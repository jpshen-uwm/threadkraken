==> flow/design.v <==
module cpu
(
	input wire clk,
	input wire rst_n,
	input wire tx_done,
	input wire rd_valid,
	output logic [1:0] op,
	output logic[63:0] io_address,
	input logic[31:0] common_data_bus_in,
	output logic[31:0] common_data_bus_out,
        output logic[63:0] cv_value
);
	typedef enum reg
	{
		READ = 1'b0,
		WRITE = 1'b1
	} cpu_state;
	cpu_state state;
	logic [31:0] line_buffer [15:0];
	logic [3:0] fill_count;
	logic wr_fill;
	always_comb begin
		io_address = 'h0;
		op = 2'b01;
		common_data_bus_out = '0;
		cv_value = 'h01;
		case(state) 
			READ: begin
			end
			WRITE: begin
				op = 'b11;
				io_address = 'h400;
				common_data_bus_out = line_buffer[fill_count];
			end
		endcase
	end
	always_ff @(posedge clk, negedge rst_n) begin
		if(!rst_n) begin
			for(integer i = 0; i < 16; ++i)
				line_buffer[i] <= '0;
			state <= READ;
			fill_count <= '0;
			wr_fill <= '0;
		end
		else begin
			for(integer i = 0; i < 16; ++i)
			begin
				if(fill_count == i)
					line_buffer[i] <= common_data_bus_in;
			end
		case(state)
			READ: begin
				if(tx_done) begin
					state <= WRITE;
				end
				if(rd_valid) begin
					fill_count <= fill_count + 1;
				end
			end
			WRITE: begin
				if(!wr_fill) begin
					wr_fill <= 1'b1;
				end
				else begin
					fill_count <= fill_count + 1;
					if(tx_done) begin
						state <= READ;
						wr_fill <= 1'b0;
					end
				end
			end
		endcase
		end
	end
endmodule
# Step by step through the tools: cpu
# What the tools print for cpu, step after step.
# Line numbers count from 1 in the design file above.
# Operators carry their Yosys type and port widths (W data, S select, Z words).
inputs:
  top_module: "cpu"
  clk_port: "clk"
  library: "sky130hd"
  lib_corner: "tt_025C_1v80"

# After elaboration
# Yosys after proc, flatten, opt, wreduce and memory -nomap, before mapping. Print and check cells are not counted. Equal cells are merged and count once.
op_classes:
  n_addsub: 1
  equal: 17
  n_mux: 11
  bitwise: 1
  reduce_logical: 2
op_table:
  columns: ["cell", "n"]
  rows:
  - ["$pmux W32 S16", 1]
  - ["$pmux W64 S2", 1]
  - ["$pmux W32 S2", 1]
  - ["$eq A4 B4 Y1 const B", 8]
  - ["$eq A4 B3 Y1 const B", 4]
  - ["$eq A4 B2 Y1 const B", 2]
  - ["$pmux W4 S2", 1]
  - ["$mux W4", 2]
  - ["$add A4 B1 Y4 const B", 1]
  - ["$eq A4 B1 Y1 const B", 1]
  - ["$logic_not A4 Y1", 1]
  - ["$pmux W2 S2", 1]
  - ["$mux W1", 3]
  - ["$ne A2 B1 Y1 const B", 1]
  - ["$ne A2 B2 Y1 const B", 1]
  - ["$reduce_and A2 Y1", 1]
  - ["$pmux W1 S2", 1]
  - ["$not A1 Y1", 1]
word_totals:
  ff_bits: 518
  wordCells: 51

# Longest topological paths
# Yosys ltp: most cells in a row. Word level: on the elaborated netlist, between registers, memories and ports. Mapped: between sequential cells and ports; inverters and the memories' decode and read muxes count.
depth:
  depth_word: 3
  ABC_AREA: 0
  ltp_mapped: 9

# After synthesis
# Source: synth_stat.txt of the flow (Yosys; design flattened, memories mapped). It holds for the ABC_AREA given above (unset counts as 0); a run with the other value may have another netlist.
# Totals and module areas in this step are rounded.
by_type:
  columns: ["cell", "n", "type_area_um2"]
  rows:
  - ["sky130_fd_sc_hd__dfrtp_1", 518, 1.3E+04]
  - ["sky130_fd_sc_hd__mux2_2", 513, 5776.79]
  - ["sky130_fd_sc_hd__buf_4", 146, 1.1E+03]
  - ["sky130_fd_sc_hd__a22oi_1", 72, 540.518]
  - ["sky130_fd_sc_hd__a21oi_1", 98, 490.47]
  - ["sky130_fd_sc_hd__a22o_1", 54, 472.954]
  - ["sky130_fd_sc_hd__buf_2", 86, 430.413]
  - ["sky130_fd_sc_hd__a221oi_1", 32, 280.269]
  - ["sky130_fd_sc_hd__a222oi_1", 27, 270.259]
  - ["sky130_fd_sc_hd__clkbuf_1", 61, 228.97]
  - ["sky130_fd_sc_hd__a41oi_1", 21, 183.926]
  - ["sky130_fd_sc_hd__nor2_1", 46, 172.666]
  - ["sky130_fd_sc_hd__a211oi_1", 21, 157.651]
  - ["sky130_fd_sc_hd__o21ai_0", 30, 150.144]
  - ["sky130_fd_sc_hd__mux2_1", 12, 135.13]
  - ["sky130_fd_sc_hd__buf_6", 7, 78.826]
  - ["sky130_fd_sc_hd__a31oi_1", 12, 75.072]
  - ["sky130_fd_sc_hd__nand2_1", 17, 63.811]
# Not listed: further types 28, cells in them 86.
mapped:
  stdcells: 1859
  yosys_area_mm2: 0.0242
  ffs: 518
  buffers: 303

# Path before layout
# OpenSTA on the mapped netlist: ideal clock, no wires. The path of least setup slack (recovery checks aside). Input and output delay are each 20% of the period. Register names are those of the netlist, which keeps one name where synthesis merged equal registers.
synth_timing:
  kind: "register -> output"
  startpoint: "register fill_count[0]"
  endpoint: "output common_data_bus_out[19]"
  period_ns: 2.74
  output_delay_ns: 0.548
  t_first_pin_ns: 0.000
  arrival_ns: 1.788
  required_ns: 2.192
  path_slack_ns: 0.404
  path_delay_ns: 1.788
  stages: 9
  n_path_buf: 2
  synth_period_reached_ns: 2.336
# "path_delay_ns" is the arrival time less input delay plus setup time.
# At an output port there is no setup time.
# "stages" counts driving pins, that of a launching flip-flop among them; a cell with two outputs on the path counts twice.
# "synth_period_reached_ns" is the clock period less the worst setup slack; recovery checks do not enter. This is arithmetic on one report: input and output delays are still those of the set period (20% each).
# Between the ends stands the longest chain of elaborated cells between them, by number of cells; it is not shown to be the way that was timed. Of several equally long chains one is given.
# A line is the first line of the expression or statement that the cell stems from. Yosys adds cells for indexed reads and writes and turns some case tables into memories.
# At most two assigning lines are given for a register; there are more.
synth_between:
  path_cell_list: "sky130_fd_sc_hd__dfrtp_1 > sky130_fd_sc_hd__inv_1 > sky130_fd_sc_hd__ha_1 > sky130_fd_sc_hd__buf_2 > sky130_fd_sc_hd__clkbuf_1 > sky130_fd_sc_hd__a22oi_1 > sky130_fd_sc_hd__a211oi_1 > sky130_fd_sc_hd__a21oi_1 > sky130_fd_sc_hd__a41oi_1"
  elab_chain_len: 3
synth_lines:
  columns: ["element", "line", "rtl"]
  rows:
  - ["from (decl)", 20, "logic [3:0] fill_count;"]
  - ["from (assign)", 57, "fill_count <= fill_count + 1;"]
  - ["from (assign)", 65, "fill_count <= fill_count + 1;"]
  - ["$eq A4 B4 Y1", 33, "common_data_bus_out = line_buffer[fill_count];"]
  - ["$pmux W32 S16", 33, null]
  - ["$pmux W32 S2", 27, "case(state)"]
  - ["to (decl)", 10, "output logic[31:0] common_data_bus_out,"]

# Worst path after layout
# From the final timing report of run 1: the path of least setup slack in the routed layout; clock arrival at registers is part of the times.
layout_timing:
  kind: "register -> output"
  startpoint: "register fill_count[1]"
  endpoint: "output common_data_bus_out[7]"
  period_ns: 2.16
  output_delay_ns: 0.43
  t_first_pin_ns: 0.60
  arrival_ns: 2.79
  required_ns: 1.73
  path_slack_ns: -1.06
  stages: 11
  n_path_buf: 4
# Between the ends stands the longest chain of elaborated cells between them, by number of cells; it is not shown to be the way that was timed. Of several equally long chains one is given.
# At most two assigning lines are given for a register; there are more.
layout_between:
  path_cell_list: "sky130_fd_sc_hd__dfrtp_2 > sky130_fd_sc_hd__inv_4 > sky130_fd_sc_hd__ha_4 > sky130_fd_sc_hd__o21a_4 > sky130_fd_sc_hd__buf_6 > sky130_fd_sc_hd__or4_4 > sky130_fd_sc_hd__buf_8 > sky130_fd_sc_hd__buf_6 > sky130_fd_sc_hd__o21ai_2 > sky130_fd_sc_hd__a41oi_2 > sky130_fd_sc_hd__buf_2"
  elab_chain_len: 3
layout_lines:
  columns: ["element", "line", "rtl"]
  rows:
  - ["from (decl)", 20, "logic [3:0] fill_count;"]
  - ["from (assign)", 57, "fill_count <= fill_count + 1;"]
  - ["from (assign)", 65, "fill_count <= fill_count + 1;"]
  - ["$eq A4 B4 Y1", 33, "common_data_bus_out = line_buffer[fill_count];"]
  - ["$pmux W32 S16", 33, null]
  - ["$pmux W32 S2", 27, "case(state)"]
  - ["to (decl)", 10, "output logic[31:0] common_data_bus_out,"]

==> results <==
2 stored runs of cpu in the flow (synthesis by Yosys, layout by OpenROAD, sky130hd cells), in arbitrary order. Constraints: input delay and output delay 20% of the set period each, output load 0.01 pF.
"timing.achieved_period_ns" = clock period - worst setup slack. The figure is calculated, with input and output delays left at 20% of the set period.
"worstPathTime_ns" = time allowed to the worst setup path (clock period - input delay - output delay, where it has them) - its slack; a late launch clock adds to it, a late capture clock takes from it.
By "power_w" is meant OpenSTA's value without simulated activity: inputs other than the clock are taken to toggle once in ten clock periods, and the tool carries that through the logic.
Results are given in rounded form.

--- run 1 ---
==> flow/run.sh <==
#!/bin/bash
# the make line also repeats the synthesis and layout settings of config.mk as NAME=value (left out here)
make -C /OpenROAD-flow-scripts/flow DESIGN_CONFIG=/design/flow/config.mk WORK_HOME=/design/flow/orfs CLKGATE_MAP_FILE= finish
==> flow/config.mk <==
export PLATFORM = sky130hd
export DESIGN_NAME = cpu
export DESIGN_NICKNAME = cpu
export VERILOG_FILES = /design/flow/design.v
export SDC_FILE = /design/flow/constraint.sdc
export NUM_CORES = 4
export LEC_CHECK = 0
export CAP_MARGIN = 20
export CORE_MARGIN = 2
export CORE_UTILIZATION = 40
export SLEW_MARGIN = 20
==> flow/constraint.sdc <==
create_clock -name core_clock -period 2.16 [get_ports {clk}]
set_input_delay 0.4320 -clock core_clock [delete_from_list [all_inputs] [get_ports {clk}]]
set_output_delay 0.4320 -clock core_clock [all_outputs]
set_load 0.01 [all_outputs]

==> results, as YAML <==
results:
  power_w: 0.0525
  layout_utilization_frac: 0.495
  finalCellArea_mm2: 0.0297
  total_die_area_mm2: 0.0626
  timing.achieved_period_ns: 3.222
  fin_tns_ns: -33.4
  yosys_chip_area_mm2: 0.0242
  worst_setup_slack_ns: -1.06
  worstPathTime_ns: 2.79
  worstPathKind: "register -> output"

--- run 2 ---
==> flow/run.sh <==
#!/bin/bash
# the make line also repeats the synthesis and layout settings of config.mk as NAME=value (left out here)
make -C /OpenROAD-flow-scripts/flow DESIGN_CONFIG=/design/flow/config.mk WORK_HOME=/design/flow/orfs CLKGATE_MAP_FILE= finish
==> flow/config.mk <==
export PLATFORM = sky130hd
export DESIGN_NAME = cpu
export DESIGN_NICKNAME = cpu
export VERILOG_FILES = /design/flow/design.v
export SDC_FILE = /design/flow/constraint.sdc
export NUM_CORES = 4
export LEC_CHECK = 0
export ABC_AREA = 1
export CAP_MARGIN = 20
export CORE_MARGIN = 2
export CORE_UTILIZATION = 36
export GPL_ROUTABILITY_DRIVEN = 0
export GPL_TIMING_DRIVEN = 1
export MIN_ROUTING_LAYER = met1
export SLEW_MARGIN = 40
==> flow/constraint.sdc <==
create_clock -name core_clock -period 3.89 [get_ports {clk}]
set_input_delay 0.7780 -clock core_clock [delete_from_list [all_inputs] [get_ports {clk}]]
set_output_delay 0.7780 -clock core_clock [all_outputs]
set_load 0.01 [all_outputs]

==> results, as YAML <==
results:
  worstPathTime_ns: 3.06
  worstPathKind: "register -> output"
  fin_tns_ns: 0.000
  yosys_chip_area_mm2: 0.0249
  total_die_area_mm2: 0.0712
  worst_setup_slack_ns: 0.055
  power_w: 0.0261
  finalCellArea_mm2: 0.028
  timing.achieved_period_ns: 3.835
  layout_utilization_frac: 0.41
